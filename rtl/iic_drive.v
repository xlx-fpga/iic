==> flow/design.v <==
`timescale 1ns / 1ns
module iic_drive#(
    parameter                                   DEVICE_ADDR        = 7'b101_0000, 
    parameter                                   REG_ADDR_WIDTH     = 16    ,  
    parameter                                   CLK_FREQ           = 50_000_000,  
    parameter                                   IIC_FREQ           = 100_000 
)
(
    input                                       clk                 ,
    input                                       rst                 ,
    output reg                                  scl                 ,
    inout                                       sda                 ,
    input                                       iic_start_en        , 
    input                                       iic_wr_rd           , 
    input              [REG_ADDR_WIDTH-1: 0]    iic_reg_addr        , 
    input              [11: 0]                  iic_length          , 
    input              [7: 0]                   iic_wr_data         , 
    output reg         [7: 0]                   iic_rd_data         , 
    output reg                                  iic_busy              
);
    localparam                                  DIV_CNT_MAX        = CLK_FREQ / IIC_FREQ -1;
    reg                [$clog2(DIV_CNT_MAX)-1: 0]div_cnt            ;
    reg                [4: 0]                   bit_cnt             ;
    reg                [REG_ADDR_WIDTH-1: 0]    iic_reg_addr_d0     ;
    reg                [11: 0]                  iic_length_d0       ;
    reg                [12: 0]                  wr_length_cnt       ;
    reg                [12: 0]                  rd_length_cnt       ;
    reg                                         dout_en             ; 
    reg                                         dout                ;
    reg                [23: 0]                  wr_data             ;
    wire                                        scl_high_mid        ;
    wire                                        scl_low_mid         ;
    assign scl_high_mid = div_cnt == DIV_CNT_MAX / 2 -1;   
    assign scl_low_mid  = div_cnt == DIV_CNT_MAX - 1   ;   
    assign sda          = dout_en == 1'b1 ? dout : 1'bz;
    always @(posedge clk )
        begin
            if(iic_start_en) begin
                iic_reg_addr_d0 <= iic_reg_addr;
                iic_length_d0 <= iic_length;
        end
            else begin
                iic_reg_addr_d0 <= iic_reg_addr_d0;
                iic_length_d0 <= iic_length_d0;
        end
        end
    always @(posedge clk )
        begin
            if(rst) begin
                iic_busy <= 0;
        end
            else if(cur_state !=IIC_IDLE) begin
                iic_busy <= 1;
        end
            else begin
                iic_busy <= iic_busy;
        end
        end
    always @(posedge clk )
        begin
            if(rst) begin
                div_cnt <= 0;
        end
            else if(div_cnt == DIV_CNT_MAX) begin
                div_cnt <= 0;
        end
            else if(cur_state ==IIC_IDLE) begin
                div_cnt <= 0;
        end
            else begin
                div_cnt <= div_cnt + 1;
        end
        end
    always @(posedge clk )
        begin
            if(rst) begin
                scl <= 1;
        end
            else if(cur_state == IIC_IDLE || cur_state == IIC_STOP) begin
                scl <= 1;
        end
            else begin
                scl <= (div_cnt>=DIV_CNT_MAX/4-1)&&(div_cnt<=DIV_CNT_MAX*2/4 -1)?1'b1:0;
        end
        end
    always @(posedge clk )
        begin
            if(rst) begin
                bit_cnt <= 0;
        end
            else if(next_state != cur_state) begin
                bit_cnt <= 0;
        end
            else if(bit_cnt == 8 && div_cnt == DIV_CNT_MAX) begin
                bit_cnt <= 0;
        end
            else if(div_cnt == DIV_CNT_MAX) begin
                bit_cnt <= bit_cnt +1;
        end
            else begin
                bit_cnt <= bit_cnt;
        end
        end
    always @(posedge clk )
        begin
            if(rst) begin
                wr_length_cnt <= 0;
                rd_length_cnt <= 0;
        end
            else if(next_state != cur_state) begin
                wr_length_cnt <= 0;
                rd_length_cnt <= 0;
        end
            else if(cur_state == IIC_WRITE && bit_cnt == 8 && div_cnt == DIV_CNT_MAX) begin
                wr_length_cnt <= wr_length_cnt +1;
        end
            else if(cur_state == IIC_XUXIE && bit_cnt == 8 && div_cnt == DIV_CNT_MAX) begin
                rd_length_cnt <= rd_length_cnt +1;
        end
            else if(cur_state == IIC_RD_DATA && bit_cnt == 8 && div_cnt == DIV_CNT_MAX) begin
                rd_length_cnt <= rd_length_cnt +1;
        end
            else begin
                wr_length_cnt <= wr_length_cnt;
                rd_length_cnt <= rd_length_cnt;
        end
        end
    localparam                                  IIC_IDLE           = 7'h0  ;
    localparam                                  IIC_START          = 7'h1  ;    
    localparam                                  IIC_WRITE          = 7'h2  ;
    localparam                                  IIC_XUXIE          = 7'h4  ;
    localparam                                  IIC_RD_DEV         = 7'h8  ;
    localparam                                  IIC_RD_DATA        = 7'h10 ;
    localparam                                  IIC_STOP           = 7'h20 ;
    reg                [6: 0]                   cur_state           ;
    reg                [6: 0]                   next_state          ;
    always @(posedge clk )
        begin
            if(rst)
                cur_state <= IIC_IDLE;
            else 
                cur_state <= next_state;
        end
    always @( * ) begin
            case(cur_state)
                IIC_IDLE:
        begin
            if(iic_start_en)
                next_state <= IIC_START;
            else 
                next_state <= IIC_IDLE;
        end
                IIC_START:
        begin
            if(bit_cnt == DIV_CNT_MAX && (~iic_wr_rd)) begin
                next_state <= IIC_WRITE;
        end
            else if(bit_cnt == DIV_CNT_MAX && iic_wr_rd) begin
                next_state <= IIC_XUXIE;
        end
            else 
                next_state <= cur_state;
        end
                IIC_WRITE:
        begin
            if(sda && bit_cnt == 8 && scl_high_mid) begin
                next_state <= IIC_IDLE;
        end
            else if(wr_length_cnt == iic_length_d0 + REG_ADDR_WIDTH / 8 && bit_cnt==8 && div_cnt == DIV_CNT_MAX) begin
                next_state <= IIC_STOP;
        end
            else 
                next_state <= cur_state;
        end
                IIC_XUXIE:
        begin
            if(sda && bit_cnt == 8 && scl_high_mid) begin
                next_state <= IIC_IDLE;
        end
            else if(rd_length_cnt == REG_ADDR_WIDTH/8 +1 && bit_cnt == 0 && div_cnt ==DIV_CNT_MAX) begin
                next_state <= IIC_RD_DEV;
        end
            else 
                next_state <= cur_state;
        end
                IIC_RD_DEV:
        begin
            if(sda && bit_cnt == 8 && scl_high_mid) begin
                next_state <= IIC_IDLE;
        end
            else if(bit_cnt == 8 && div_cnt == DIV_CNT_MAX) begin
                next_state <= IIC_RD_DATA;
        end
            else 
                next_state <= cur_state;
        end
                IIC_RD_DATA:
        begin
            if(sda && bit_cnt == 8 && scl_high_mid) begin
                next_state <= IIC_IDLE;
        end
            else if(rd_length_cnt == iic_length_d0 -1 &&bit_cnt == 8 && div_cnt == DIV_CNT_MAX) begin
                next_state <= IIC_STOP;
        end
            else 
                next_state <= cur_state;
        end
            IIC_STOP:
        begin
            if(div_cnt == DIV_CNT_MAX) begin
                next_state <= IIC_IDLE;
        end
            else 
                next_state <= cur_state;
        end
                default: next_state <= IIC_IDLE;
        endcase
        end
    always @(posedge clk )
        begin
            if(rst) begin
                dout_en <= 0;
        end
            else if((cur_state == IIC_WRITE || cur_state == IIC_XUXIE || cur_state ==IIC_RD_DEV) && bit_cnt==8) begin
                dout_en <= 0;
        end
            else if(cur_state == IIC_RD_DATA && bit_cnt <= 7) begin
                dout_en <= 0;
        end
            else begin
                    dout_en =1;
        end
        end
    always @(posedge clk )
        begin
            if(cur_state == IIC_START) begin
                dout <= (div_cnt <= DIV_CNT_MAX/2 )? 1'b1:1'b0;
        end
            else if(cur_state == IIC_STOP) begin
                dout <= (div_cnt <= DIV_CNT_MAX/2 )? 1'b0:1'b1;
        end
            else if(cur_state == IIC_XUXIE && rd_length_cnt == REG_ADDR_WIDTH/8 + 1 &&bit_cnt == 0) begin
                dout <= (div_cnt <= DIV_CNT_MAX/2 )? 1'b1:1'b0;
        end
            else if(cur_state == IIC_RD_DATA && bit_cnt ==8 && rd_length_cnt < iic_length_d0 -1) begin
                dout <= 0;
        end
            else begin
                dout <= wr_data[23];
        end
        end
    generate
            if(REG_ADDR_WIDTH == 16) begin
    always @(posedge clk )
        begin
            if(cur_state == IIC_WRITE && wr_length_cnt == 0 && bit_cnt == 0&& div_cnt == 0) begin
                wr_data <= {{DEVICE_ADDR,1'b0},iic_reg_addr_d0};
        end
            else if(cur_state == IIC_WRITE && wr_length_cnt>REG_ADDR_WIDTH/8 && bit_cnt ==0 && div_cnt ==0) begin
                wr_data <= {iic_wr_data,16'b0};
        end
            else if(cur_state == IIC_XUXIE&& rd_length_cnt == 0 && bit_cnt == 0&& div_cnt == 0) begin
                wr_data <= {{DEVICE_ADDR,1'b0},iic_reg_addr_d0};
        end
            else if(cur_state == IIC_RD_DEV &&rd_length_cnt == 0 && bit_cnt == 0&& div_cnt == 0) begin
                wr_data <= {{DEVICE_ADDR,1'b1},16'b0};
        end
            else if(div_cnt ==DIV_CNT_MAX && bit_cnt <=7) begin
                wr_data <= wr_data<<1;
        end
            else begin
                wr_data <= wr_data;
        end
        end
        end
            else if(REG_ADDR_WIDTH == 8) begin
    always @(posedge clk )
        begin
            if(cur_state == IIC_WRITE && wr_length_cnt==0 && div_cnt ==0 && bit_cnt==0) begin
                wr_data <= {{DEVICE_ADDR,1'b0},iic_reg_addr_d0,8'b0};
        end
            else if(cur_state == IIC_WRITE && wr_length_cnt >REG_ADDR_WIDTH/8 && bit_cnt==0 &&div_cnt ==0) begin
                wr_data <= {iic_wr_data,16'b0};
        end
            else if(cur_state == IIC_XUXIE && rd_length_cnt ==0 &&bit_cnt==0 &&div_cnt ==0) begin
                wr_data <= {{DEVICE_ADDR,1'b0},iic_reg_addr_d0,8'b0};
        end
            else if(cur_state == IIC_RD_DEV && rd_length_cnt ==0 &&bit_cnt==0 &&div_cnt ==0) begin
                wr_data <= {{DEVICE_ADDR,1'b1},16'b0};
        end
            else if(div_cnt == DIV_CNT_MAX && bit_cnt <=7) begin
                wr_data <= wr_data <<1;
        end
            else begin
                wr_data <= wr_data;
        end
        end
        end
        endgenerate
    always @(posedge clk )
        begin
            if(cur_state == IIC_RD_DATA && bit_cnt <8 && scl_high_mid) begin
                iic_rd_data <= {iic_rd_data[6:0],sda};
        end
            else begin
                iic_rd_data <= iic_rd_data;
        end
        end
        endmodule
### Tool chain data of iic_drive

What the tools print for iic_drive, step after step.
Line numbers count from 1 in the design file above.
Operators: Yosys type, input widths -> output width; for muxes data width and select width s.
The mark - stands for no value.

| set-up | value |
|---|---|
| design top | iic_drive |
| clock input | clk |
| library | sky130hd |
| library corner | tt_025C_1v80 |

### After elaboration

Yosys after proc, flatten, opt, wreduce and memory -nomap, before mapping. Memory bits, and registers merged into a memory's read port (data or address), are not among the register bits. Print and check cells are not counted. Equal cells are merged and count once.

| operators by class | value |
|---|---|
| add/subtract/negate cells | 6 |
| multipliers | 0 |
| divide/modulo/power cells | 0 |
| magnitude comparators | 7 |
| equal/unequal tests | 13 |
| shift-type cells | 0 |
| multiplexer cells | 27 |
| bitwise logic cells | 1 |
| reductions and logical operators | 54 |

Operator list:

| cell | count |
|---|---|
| $mux 24 | 4 |
| $mux 7 | 9 |
| $pmux 7 s7 | 1 |
| $logic_and 1x1->1 | 36 |
| $lt 13x32->1 | 1 |
| $eq 13x32->1 | 1 |
| $add 13x1->13 const B | 2 |
| $logic_not 13->1 | 2 |
| $mux 13 | 2 |
| $le 9x8->1 const B | 2 |
| $mux 16 | 1 |
| $sub 12x1->13 const B | 1 |
| $add 12x2->13 const B | 1 |
| $eq 13x13->1 | 1 |
| $gt 13x2->1 const B | 1 |
| $eq 13x2->1 const B | 1 |
| $mux 1 | 10 |
| $add 9x1->9 const B | 1 |
| $ge 9x7->1 const B | 1 |
| $eq 9x8->1 const B | 1 |
| $eq 9x9->1 const B | 1 |
| $logic_not 9->1 | 1 |
| $eq 7x1->1 const B | 1 |
| $eq 7x2->1 const B | 1 |
| $eq 7x3->1 const B | 1 |
| $eq 7x4->1 const B | 1 |
| $eq 7x5->1 const B | 1 |
| $eq 7x6->1 const B | 1 |

Other operator kinds: 16; their cells: 21.

| bit counts | value |
|---|---|
| bits in registers | 111 |
| bits in latches | 0 |
| bits in writable memories | 0 |
| ROM bits | 0 |
| word width x clocked read ports | 0 |
| memory cells | 0 |
| output and inout port bits | 11 |
| elaborated cells | 122 |

### Depth

Depth = most cells in a row (Yosys ltp): at word level without a register or memory, in the mapped netlist without a sequential cell, where the memories' decode and read muxes count.

| depth | value |
|---|---|
| word-level depth | 9 |
| ABC_AREA | 0 |
| depth in mapped cells | 17 |
| mapped depth without buffers | 15 |

### Netlist

Yosys stat after the flow's synthesis: flattened, memories mapped to cells. It holds for the ABC_AREA given above (unset counts as 0); a run with the other value may have another netlist.
The area totals of this step are shown rounded.

Cell types:

| cell type | count |
|---|---|
| sky130_fd_sc_hd__edfxtp_1 | 52 |
| sky130_fd_sc_hd__dfxtp_1 | 58 |
| sky130_fd_sc_hd__ha_1 | 25 |
| sky130_fd_sc_hd__xnor2_1 | 32 |
| sky130_fd_sc_hd__nand2_1 | 69 |
| sky130_fd_sc_hd__xor2_1 | 27 |
| sky130_fd_sc_hd__nor2_1 | 62 |
| sky130_fd_sc_hd__nor3_2 | 20 |
| sky130_fd_sc_hd__nor3_1 | 31 |
| sky130_fd_sc_hd__nand4_1 | 19 |
| sky130_fd_sc_hd__a21oi_1 | 19 |
| sky130_fd_sc_hd__nand3_1 | 18 |
| sky130_fd_sc_hd__inv_1 | 22 |
| sky130_fd_sc_hd__and3_1 | 12 |
| sky130_fd_sc_hd__nor4_1 | 11 |
| sky130_fd_sc_hd__clkbuf_1 | 15 |
| sky130_fd_sc_hd__nor3b_1 | 6 |
| sky130_fd_sc_hd__nand2b_1 | 7 |

Other cell types: 49; their cells: 104.

| mapped netlist | value |
|---|---|
| mapped cells | 609 |
| cell area after synthesis | 0.00591 sq mm |
| flip-flops | 110 |

### Path before layout

OpenSTA on the mapped netlist: ideal clock, no wires. The path of least setup slack (recovery checks aside). Input and output delay are each 20% of the period. Register names are those of the netlist, which keeps one name where synthesis merged equal registers.

| timing after synthesis | value |
|---|---|
| path kind | register to register |
| start | reg iic_length_d0[1] |
| end | reg wr_length_cnt[0] |
| period | 3820 ps |
| setup time | 123 ps |
| time at the first pin | 0 ps |
| arrival | 3179 ps |
| data required time | 3697 ps |
| setup slack | 517 ps |
| path delay | 3302 ps |
| stages | 16 |
| path buffers | 1 |
| synthesis period reached | 3303 ps |

"path delay" = arrival - input delay + setup time.
"stages": output pins that drive a net of the path, with the launching flip-flop's if there is one; two outputs of one cell count as two.
"synthesis period reached" = period - worst setup slack (recovery checks aside). The figure is calculated, with input and output delays left at 20% of the set period.
The rows between start and end are the longest chain of elaborated cells between them; the timing report does not say that the signal goes this way. Where chains are equally long, one stands for them.
A line is the first line of the expression or statement that the cell stems from. Yosys adds cells for indexed reads and writes and turns some case tables into memories.
At most two assigning lines are given for a register; there are more.

| between the ends, after synthesis | value |
|---|---|
| cells stage by stage | sky130_fd_sc_hd__edfxtp_1 sky130_fd_sc_hd__inv_1 sky130_fd_sc_hd__ha_1 sky130_fd_sc_hd__or4b_4 sky130_fd_sc_hd__or2_2 sky130_fd_sc_hd__nor3_1 sky130_fd_sc_hd__xnor2_1 sky130_fd_sc_hd__ha_1 sky130_fd_sc_hd__nand4_1 sky130_fd_sc_hd__nor2_1 sky130_fd_sc_hd__nand4b_1 sky130_fd_sc_hd__a21oi_1 sky130_fd_sc_hd__o21ai_0 sky130_fd_sc_hd__o221ai_2 sky130_fd_sc_hd__buf_2 sky130_fd_sc_hd__nor3_1 |
| length of the longest elaborated chain | 9 |
| elaborated cells on any way between the ends | 15 |

Ends and longest elaborated chain, after synthesis:

| element | RTL line | text |
|---|---|---|
| start: declaration | 25 | `reg                [11: 0]                  iic_length_d0       ;` |
| start: assignment | 40 | `iic_length_d0 <= iic_length;` |
| start: assignment | 44 | `iic_length_d0 <= iic_length_d0;` |
| $sub 12x1->13 | 202 | `else if(rd_length_cnt == iic_length_d0 -1 &&bit_cnt == 8 && div_cnt == DIV_CNT_MAX) begin` |
| $eq 13x32->1 | 202 |  |
| $logic_and 1x1->1 (2 in a row) | 202 |  |
| $mux 7 | 202 |  |
| $mux 7 | 199 | `if(sda && bit_cnt == 8 && scl_high_mid) begin` |
| $pmux 7 s7 | 145 | `case(cur_state)` |
| $ne 7x7->1 | 110 | `else if(next_state != cur_state) begin` |
| $reduce_or 2->1 | - |  |
| end: assignment | 115 | `wr_length_cnt <= wr_length_cnt +1;` |
| end: assignment | 124 | `wr_length_cnt <= wr_length_cnt;` |
| end: declaration | 26 | `reg                [12: 0]                  wr_length_cnt       ;` |

### Timing after layout

From the final timing report of run A: the path of least setup slack in the routed layout; clock arrival at registers is part of the times.
The path's times are printed in steps of 10 ps; the period is the one set.

| timing post-layout | value |
|---|---|
| path kind | register to register |
| start | reg iic_length_d0[0] |
| end | reg bit_cnt[3] |
| period | 3290 ps |
| setup time | 80 ps |
| time at the first pin | 350 ps |
| arrival | 3750 ps |
| data required time | 3560 ps |
| setup slack | -190 ps |
| stages | 16 |
| path buffers | 2 |

The rows between start and end are the longest chain of elaborated cells between them; the timing report does not say that the signal goes this way. Where chains are equally long, one stands for them.
At most two assigning lines are given for a register; there are more.

| between the ends, post-layout | value |
|---|---|
| cells stage by stage | sky130_fd_sc_hd__edfxtp_1 sky130_fd_sc_hd__inv_2 sky130_fd_sc_hd__ha_4 sky130_fd_sc_hd__or4b_4 sky130_fd_sc_hd__or2_4 sky130_fd_sc_hd__nor2_4 sky130_fd_sc_hd__xnor2_2 sky130_fd_sc_hd__ha_1 sky130_fd_sc_hd__nand4_1 sky130_fd_sc_hd__nor2_1 sky130_fd_sc_hd__nand4b_1 sky130_fd_sc_hd__buf_4 sky130_fd_sc_hd__nand2_1 sky130_fd_sc_hd__a221o_2 sky130_fd_sc_hd__buf_12 sky130_fd_sc_hd__nor4_4 |
| length of the longest elaborated chain | 9 |
| elaborated cells on any way between the ends | 15 |

Ends and longest elaborated chain, post-layout:

| element | RTL line | text |
|---|---|---|
| start: declaration | 25 | `reg                [11: 0]                  iic_length_d0       ;` |
| start: assignment | 40 | `iic_length_d0 <= iic_length;` |
| start: assignment | 44 | `iic_length_d0 <= iic_length_d0;` |
| $sub 12x1->13 | 202 | `else if(rd_length_cnt == iic_length_d0 -1 &&bit_cnt == 8 && div_cnt == DIV_CNT_MAX) begin` |
| $eq 13x32->1 | 202 |  |
| $logic_and 1x1->1 (2 in a row) | 202 |  |
| $mux 7 | 202 |  |
| $mux 7 | 199 | `if(sda && bit_cnt == 8 && scl_high_mid) begin` |
| $pmux 7 s7 | 145 | `case(cur_state)` |
| $ne 7x7->1 | 91 | `else if(next_state != cur_state) begin` |
| $reduce_or 3->1 | - |  |
| end: assignment | 98 | `bit_cnt <= bit_cnt +1;` |
| end: assignment | 101 | `bit_cnt <= bit_cnt;` |
| end: declaration | 23 | `reg                [4: 0]                   bit_cnt             ;` |

Subject: flow runs of iic_drive

Hi,

Measured data: module iic_drive, platform sky130hd, 2 stored runs of the flow under differing settings, order arbitrary. Input and output delays are each 20% of the period that was set; the output load is 0.01 pF.
By "allowed time less slack (worst setup path)" is meant the share of the clock period that the worst setup path is allowed (20% is reserved at inputs, 20% at outputs), minus its slack. Clock arrival times at its registers enter into it.
"power consumption" is the tool's figure for a default switching activity; nothing was simulated.
"allowed time less slack (worst setup path)" is known to 10 ps.
The results are shown rounded.
Settings: -- = not set for that run.

| setting or result | run A | run B |
|---|---|---|
| period_ns | 3.29 | 6.91 |
| CORE_UTILIZATION | 19 | 40 |
| SETUP_SLACK_MARGIN | -0.07 | -- |
| PLACE_DENSITY_LB_ADDON | 0.12 | -- |
| CELL_PAD_IN_SITES_GLOBAL_PLACEMENT | 2 | -- |
| ABC_AREA | 0 | -- |
| GPL_ROUTABILITY_DRIVEN | 0 | -- |
| MAX_ROUTING_LAYER | met5 | -- |
| CAP_MARGIN | 20 | 20 |
| CORE_MARGIN | 2 | 2 |
| SLEW_MARGIN | 20 | 20 |
| area of the synthesized netlist (sq mm) | 0.00591 | 0.00591 |
| die area (sq mm) | 0.0325 | 0.0158 |
| standard-cell area after layout (sq mm) | 0.00778 | 0.00688 |
| worst slack on setup checks (ps) | -191 | 2780 |
| worst hold slack (ps) | 390 | 453 |
| power consumption (uW) | 2890 | 1350 |
| allowed time less slack (worst setup path) (ps) | 3480 | 4130 |
| worst path kind | register to register | register to register |

Regards
